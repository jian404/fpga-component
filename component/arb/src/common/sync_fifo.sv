==> flow/design.v <==
module bram_arw_brx #(
    parameter       DATA_WIDTH = 8  ,
    parameter       ADDR_WIDTH = 1  
) (
    input                       clockIn_a       ,
    input                       enIn_a          ,
    input                       wrEnIn_a        ,
    input   [ADDR_WIDTH-1:0]    addrIn_a        ,
    input   [DATA_WIDTH-1:0]    dataIn_a        ,
    output                      dataOut_a       ,
    input                       clockIn_b       ,
    input                       enIn_b          ,
    input   [ADDR_WIDTH-1:0]    addrIn_b        ,
    output                      dataOut_b       
);
localparam      MEM_SIZE        =2**ADDR_WIDTH  ;
reg     [DATA_WIDTH-1:0]    ramData[MEM_SIZE-1:0];
reg     [DATA_WIDTH-1:0]    ramDataRegOut_a     ;
reg     [DATA_WIDTH-1:0]    ramDataRegOut_b     ;
always_ff@(posedge clockIn_a)begin
    if(enIn_a)begin
        if(wrEnIn_a)begin
            ramData[addrIn_a] <= dataIn_a;
        end
        if(wrEnIn_a)begin
            ramDataRegOut_a <= dataIn_a;
        end
        else begin
            ramDataRegOut_a <= ramData[addrIn_a];
        end
    end
end
assign dataOut_a = ramDataRegOut_a;
always_ff@(posedge clockIn_b)begin
    if(enIn_b)begin
        ramDataRegOut_b <= ramData[addrIn_b];
    end 
end
assign dataOut_b = ramDataRegOut_b;
endmodule
module sync_fifo#(
    parameter   DATA_WIDTH   = 8     ,
    parameter   ADDR_WIDTH   = 4     ,
    parameter   AF_THRESHOLD = 15    ,
    parameter   AE_THRESHOLD = 1     ,
    parameter   RAM_TYPE     = "BRAM"
)(
    input   logic                   clock       ,
    input   logic                   reset       ,
    input   logic                   wrEnIn      ,
    input   logic [DATA_WIDTH-1:0]  wrDataIn    ,
    input   logic                   rdEnIn      ,
    output  logic [DATA_WIDTH-1:0]  rdDataOut   ,
    output  logic                   full        ,
    output  logic                   almostfull  ,
    output  logic                   empty       ,
    output  logic                   almostempty ,
    output  logic                   overflow    ,
    output  logic                   underflow   
);
logic                       wrEn    ;
logic                       rdEn    ;
logic   [ADDR_WIDTH-1:0]    wrAddr  ;
logic   [ADDR_WIDTH-1:0]    rdAddr  ;
logic   [ADDR_WIDTH:0]      count   ;
assign wrEn = wrEnIn && !full;
assign rdEn = rdEnIn && !empty;
assign overflow = wrEnIn && full;
assign underflow = rdEnIn && empty;
always_ff@(posedge clock)begin
    if(reset)begin
        wrAddr <= 0;
    end
    else begin
        wrAddr <= wrAddr + wrEn;
    end
end
always_ff@(posedge clock)begin
    if(reset)begin
        rdAddr <= 0;
    end
    else begin
        rdAddr <= rdAddr + rdEn;
    end
end
always_ff@(posedge clock)begin
    if(reset)begin
        count <= 0;
    end
    else begin
        count <= count + wrEn - rdEn;
    end
end
assign full = count[ADDR_WIDTH]; 
always_ff@(posedge clock)begin
    if(reset)begin
        empty <= 1;
    end
    else if(wrEn && count == 0)begin
        empty <= 0;
    end
    else if(rdEn && !wrEn && count == 1)begin
        empty <= 1;
    end
end
always_ff@(posedge clock)begin
    if(reset)begin
        almostempty <= 1;
    end
    else if(wrEn && !rdEn && count == AE_THRESHOLD)begin
        almostempty <= 0;
    end
    else if(!wrEn && rdEn && count == AE_THRESHOLD+1)begin
        almostempty <= 1;
    end
end
always_ff@(posedge clock)begin
    if(reset)begin
        almostfull <= 0;
    end
    else if(wrEn && !rdEn && count == AF_THRESHOLD-1)begin
        almostfull <= 1;
    end
    else if(!wrEn && rdEn && count == AF_THRESHOLD)begin
        almostfull <= 0;
    end
end
bram_arw_brx #(
    .DATA_WIDTH         (DATA_WIDTH ),
    .ADDR_WIDTH         (ADDR_WIDTH )
)bram_arw_brx_inst(
    .clockIn_a          (clock      ),
    .enIn_a             (1'b1       ),
    .wrEnIn_a           (wrEnIn     ),
    .addrIn_a           (wrAddr     ),
    .dataIn_a           (wrDataIn   ),
    .dataOut_a          (),
    .clockIn_b          (clock      ),
    .enIn_b             (1'b1       ),
    .addrIn_b           (rdAddr     ),
    .dataOut_b          (rdDataOut  )
);
endmodule
From RTL to reports: sync_fifo
The steps from the RTL of sync_fifo to its reports follow in flow order.
Line numbers count from 1 in the design file above.
Operators: Yosys type, input widths -> output width; for muxes data width and select width s.
Library cell names are shortened.
The mark - stands for no value.
- design top: sync_fifo
- clock port: clock
- standard-cell library: sky130hd
- corner: tt_025C_1v80

Word level
Yosys after proc, flatten, opt, wreduce and memory -nomap, before mapping. Memory bits, and registers merged into a memory's read port (data or address), are not among the register bits. Print and check cells are not counted. Equal cells are merged and count once.
Yosys's memory passes give these memory sizes; they may raise the number of words (mostly to a power of two), join words into wider ones and drop unused or constant bits.
- register bits after elaboration at 16
- word-level cells at 44
- output and inout bits at 14
- clocked read ports x word width at 8
- memory bits (writable): 128
- input port bits: 12
- noted memories kept: 1
- memory list (memory ; words ; width ; read ports ; write ports ; line ; source):
    bram_arw_brx_inst.ramData ; 16 ; 8 ; 1 ; 1 ; 17 ; reg     [DATA_WIDTH-1:0]    ramData[MEM_SIZE-1:0];
- noted mux-type cells: 9
- equal/unequal tests at 4
- reduce/logical cells: 20
- add/subtract/negate cells: 4
- operators by type and width (kind ; number):
    $logic_and 1x1->1 ; 12
    $eq 5x4->1 const B ; 2
    $add 4x1->4 ; 2
    $mux 8 ; 1
    $mux 1 ; 7
    $reduce_bool 2->1 ; 3
    $add 5x1->5 ; 1
    $sub 5x1->5 ; 1
    $eq 5x1->1 const B ; 1
    $eq 5x2->1 const B ; 1
    $logic_not 5->1 ; 1
    $logic_not 1->1 ; 4
    $mux 4 ; 1

Logic depth
Yosys ltp: most cells in a row. Word level: on the elaborated netlist, between registers, memories and ports. Mapped: between sequential cells and ports; inverters and the memories' decode and read muxes count.
- noted word-level depth: 7
- noted ABC_AREA: 1
- depth in mapped cells: 15
- gate-level depth less buffers at 15

Mapped cells and area
Yosys stat after the flow's synthesis: flattened, memories mapped to cells. It holds for the ABC_AREA given above (unset counts as 0); a run with the other value may have another netlist.
- cells by type (type ; number ; area in all (um^2)):
    edfxtp_1 ; 16 ; 480.461
    dfxtp_1 ; 17 ; 340.326
    nand2_1 ; 48 ; 180.173
    inv_1 ; 42 ; 157.651
    nor2_1 ; 34 ; 127.622
    ha_1 ; 9 ; 112.608
    nand3_1 ; 18 ; 90.086
    buf_4 ; 10 ; 75.072
    a21oi_1 ; 6 ; 30.029
    nor2_4 ; 2 ; 22.522
    fa_1 ; 1 ; 20.019
    nor2_8 ; 1 ; 20.019
    xnor2_1 ; 2 ; 17.517
    nand2_4 ; 1 ; 11.261
    o21ai_0 ; 2 ; 10.01
    a21oi_2 ; 1 ; 8.758
    xor2_1 ; 1 ; 8.758
    nand3b_1 ; 1 ; 7.507
Other cell types: 9; their cells: 9.
- flip-flops: 33
- noted buffer cells: 11
- chip area (Yosys) at 1769.2 um^2
- cell count at 221

Worst setup path after synthesis
Path of least setup slack by OpenSTA after synthesis, without wires, with an ideal clock, recovery checks aside; 20% of the period is set as input and as output delay. Where synthesis merged equal registers, the netlist keeps one of their names.
- path type: input -> register
- from: in rdEnIn
- to: reg count[4]
- noted time at the first pin: 600 ps
- stages on the path: 13
- noted delay of the path: 1366 ps
- data required time: 2887 ps
- clock period at 3000 ps
- setup slack at 1034 ps
- buffers on the path: 0
- noted arrival time: 1853 ps
- synthesis period reached: 1966 ps
"delay of the path" is the arrival time less input delay plus setup time.
"stages on the path" counts driving pins, that of a launching flip-flop among them; a cell with two outputs on the path counts twice.
"synthesis period reached" is the clock period less the worst setup slack; recovery checks do not enter. This is arithmetic on one report: input and output delays are still those of the set period (20% each).
The rows between start and end are the longest chain of elaborated cells between them; the timing report does not say that the signal goes this way. Where chains are equally long, one stands for them.
Each line given opens the expression or statement behind the cell; cells for indexed reads and writes are added by Yosys, which also makes memories of some case tables.
- cell sequence: nand2_4 nor2_1 inv_1 nand2_1 ha_1 inv_1 fa_1 inv_1 nand2_1 nand2_1 a21oi_1 nor2_1 nor2_1
- cells in the longest elaborated chain: 2
- elaborated cells between the ends (all ways): 2
- noted source lines of those cells: 2
- classes of those cells: add/sub (1); reduce/logical (1)
- RTL lines, path after synthesis (item ; line ; source):
    from (decl) ; 52 ; input   logic                   rdEnIn      ,
    $logic_and 1x1->1 ; 67 ; assign rdEn = rdEnIn && !empty;
    $sub 5x1->5 ; 91 ; count <= count + wrEn - rdEn;
    to (assign) ; 88 ; count <= 0;
    to (assign) ; 91 ;
    to (decl) ; 65 ; logic   [ADDR_WIDTH:0]      count   ;

Path in the finished layout
From the final timing report of record 1: the path of least setup slack in the routed layout; clock arrival at registers is part of the times.
The path's times are printed in steps of 10 ps; the period is the one set.
- path type: register -> register
- from: reg empty
- to: reg count[4]
- stages on the path: 16
- buffers on the path: 0
- noted time at the first pin: 350 ps
- setup slack at -220 ps
- clock period at 1500 ps
- noted arrival time: 2010 ps
- data required time: 1790 ps
The rows between start and end are the longest chain of elaborated cells between them; the timing report does not say that the signal goes this way. Where chains are equally long, one stands for them.
At most two assigning lines are given for a register; there are more.
- cell sequence: dfxtp_2 inv_2 nand2_4 nor2_4 inv_2 nand2_2 ha_4 inv_2 fa_2 inv_2 nand2_2 nand2_2 a21oi_2 nand2_1 nand2_1 nor2_1
- cells in the longest elaborated chain: 3
- elaborated cells between the ends (all ways): 3
- noted source lines of those cells: 2
- classes of those cells: add/sub (1); reduce/logical (2)
- RTL lines, path post-layout (item ; line ; source):
    from (decl) ; 56 ; output  logic                   empty       ,
    from (assign) ; 97 ; empty <= 1;
    from (assign) ; 100 ; empty <= 0;
    $logic_not 1->1 ; 67 ; assign rdEn = rdEnIn && !empty;
    $logic_and 1x1->1 ; 67 ;
    $sub 5x1->5 ; 91 ; count <= count + wrEn - rdEn;
    to (assign) ; 88 ; count <= 0;
    to (assign) ; 91 ;
    to (decl) ; 65 ; logic   [ADDR_WIDTH:0]      count   ;

Top module sync_fifo; platform sky130hd; tools Yosys and OpenROAD; 2 stored runs in no particular order. Input and output delays are each 20% of the period that was set; the output load is 0.01 pF.
"critical setup path time" is the time allowed to the run's worst setup path (the clock period less input and output delay, where it has them) less its slack. Clock arrival times count: a late capture clock shortens it, a late launch clock lengthens it.
"total power of the final layout" rests on the timing tool's default activity at the inputs, not on a simulated workload.
"critical setup path time" is given in steps of 10 ps.

Record 1

==> flow/run.sh <==
#!/bin/bash
# the make line also repeats the synthesis and layout settings of config.mk as NAME=value (left out here)
make -C /OpenROAD-flow-scripts/flow DESIGN_CONFIG=/design/flow/config.mk WORK_HOME=/design/flow/orfs CLKGATE_MAP_FILE= finish
==> flow/config.mk <==
export PLATFORM = sky130hd
export DESIGN_NAME = sync_fifo
export DESIGN_NICKNAME = sync_fifo
export VERILOG_FILES = /design/flow/design.v
export SDC_FILE = /design/flow/constraint.sdc
export NUM_CORES = 4
export LEC_CHECK = 0
export ABC_AREA = 1
export CAP_MARGIN = 5
export CORE_MARGIN = 2
export CORE_UTILIZATION = 69
export GPL_TIMING_DRIVEN = 1
export SETUP_SLACK_MARGIN = 0.05
export SLEW_MARGIN = 30
==> flow/constraint.sdc <==
create_clock -name core_clock -period 1.5 [get_ports {clock}]
set_input_delay 0.3000 -clock core_clock [delete_from_list [all_inputs] [get_ports {clock}]]
set_output_delay 0.3000 -clock core_clock [all_outputs]
set_load 0.01 [all_outputs]

Measured in record 1:
- chip area in the Yosys report: 1,769.2 um^2
- noted the area of the die: 2,985.0 um^2
- final utilization: 0.852
- worst slack on setup checks: -217 ps
- total negative slack: -761 ps
- post-route worst hold slack: 489 ps
- total power of the final layout: 3,087 uW
- critical setup path time: 1,720 ps
- worst path kind: register -> register

Record 2

==> flow/run.sh <==
#!/bin/bash
# the make line also repeats the synthesis and layout settings of config.mk as NAME=value (left out here)
make -C /OpenROAD-flow-scripts/flow DESIGN_CONFIG=/design/flow/config.mk WORK_HOME=/design/flow/orfs CLKGATE_MAP_FILE= finish
==> flow/config.mk <==
export PLATFORM = sky130hd
export DESIGN_NAME = sync_fifo
export DESIGN_NICKNAME = sync_fifo
export VERILOG_FILES = /design/flow/design.v
export SDC_FILE = /design/flow/constraint.sdc
export NUM_CORES = 4
export LEC_CHECK = 0
export ABC_AREA = 0
export CAP_MARGIN = 35
export CELL_PAD_IN_SITES_DETAIL_PLACEMENT = 2
export CELL_PAD_IN_SITES_GLOBAL_PLACEMENT = 0
export CORE_MARGIN = 2
export CORE_UTILIZATION = 46
export PLACE_DENSITY_LB_ADDON = 0.22
export SETUP_SLACK_MARGIN = 0.22
export SLEW_MARGIN = 0
==> flow/constraint.sdc <==
create_clock -name core_clock -period 2.46 [get_ports {clock}]
set_input_delay 0.4920 -clock core_clock [delete_from_list [all_inputs] [get_ports {clock}]]
set_output_delay 0.4920 -clock core_clock [all_outputs]
set_load 0.01 [all_outputs]

Measured in record 2:
- chip area in the Yosys report: 1,642.8 um^2
- noted the area of the die: 4,065.3 um^2
- final utilization: 0.563
- worst slack on setup checks: 379 ps
- total negative slack: 0 ps
- post-route worst hold slack: 536 ps
- total power of the final layout: 1,775 uW
- critical setup path time: 1,590 ps
- worst path kind: input -> register
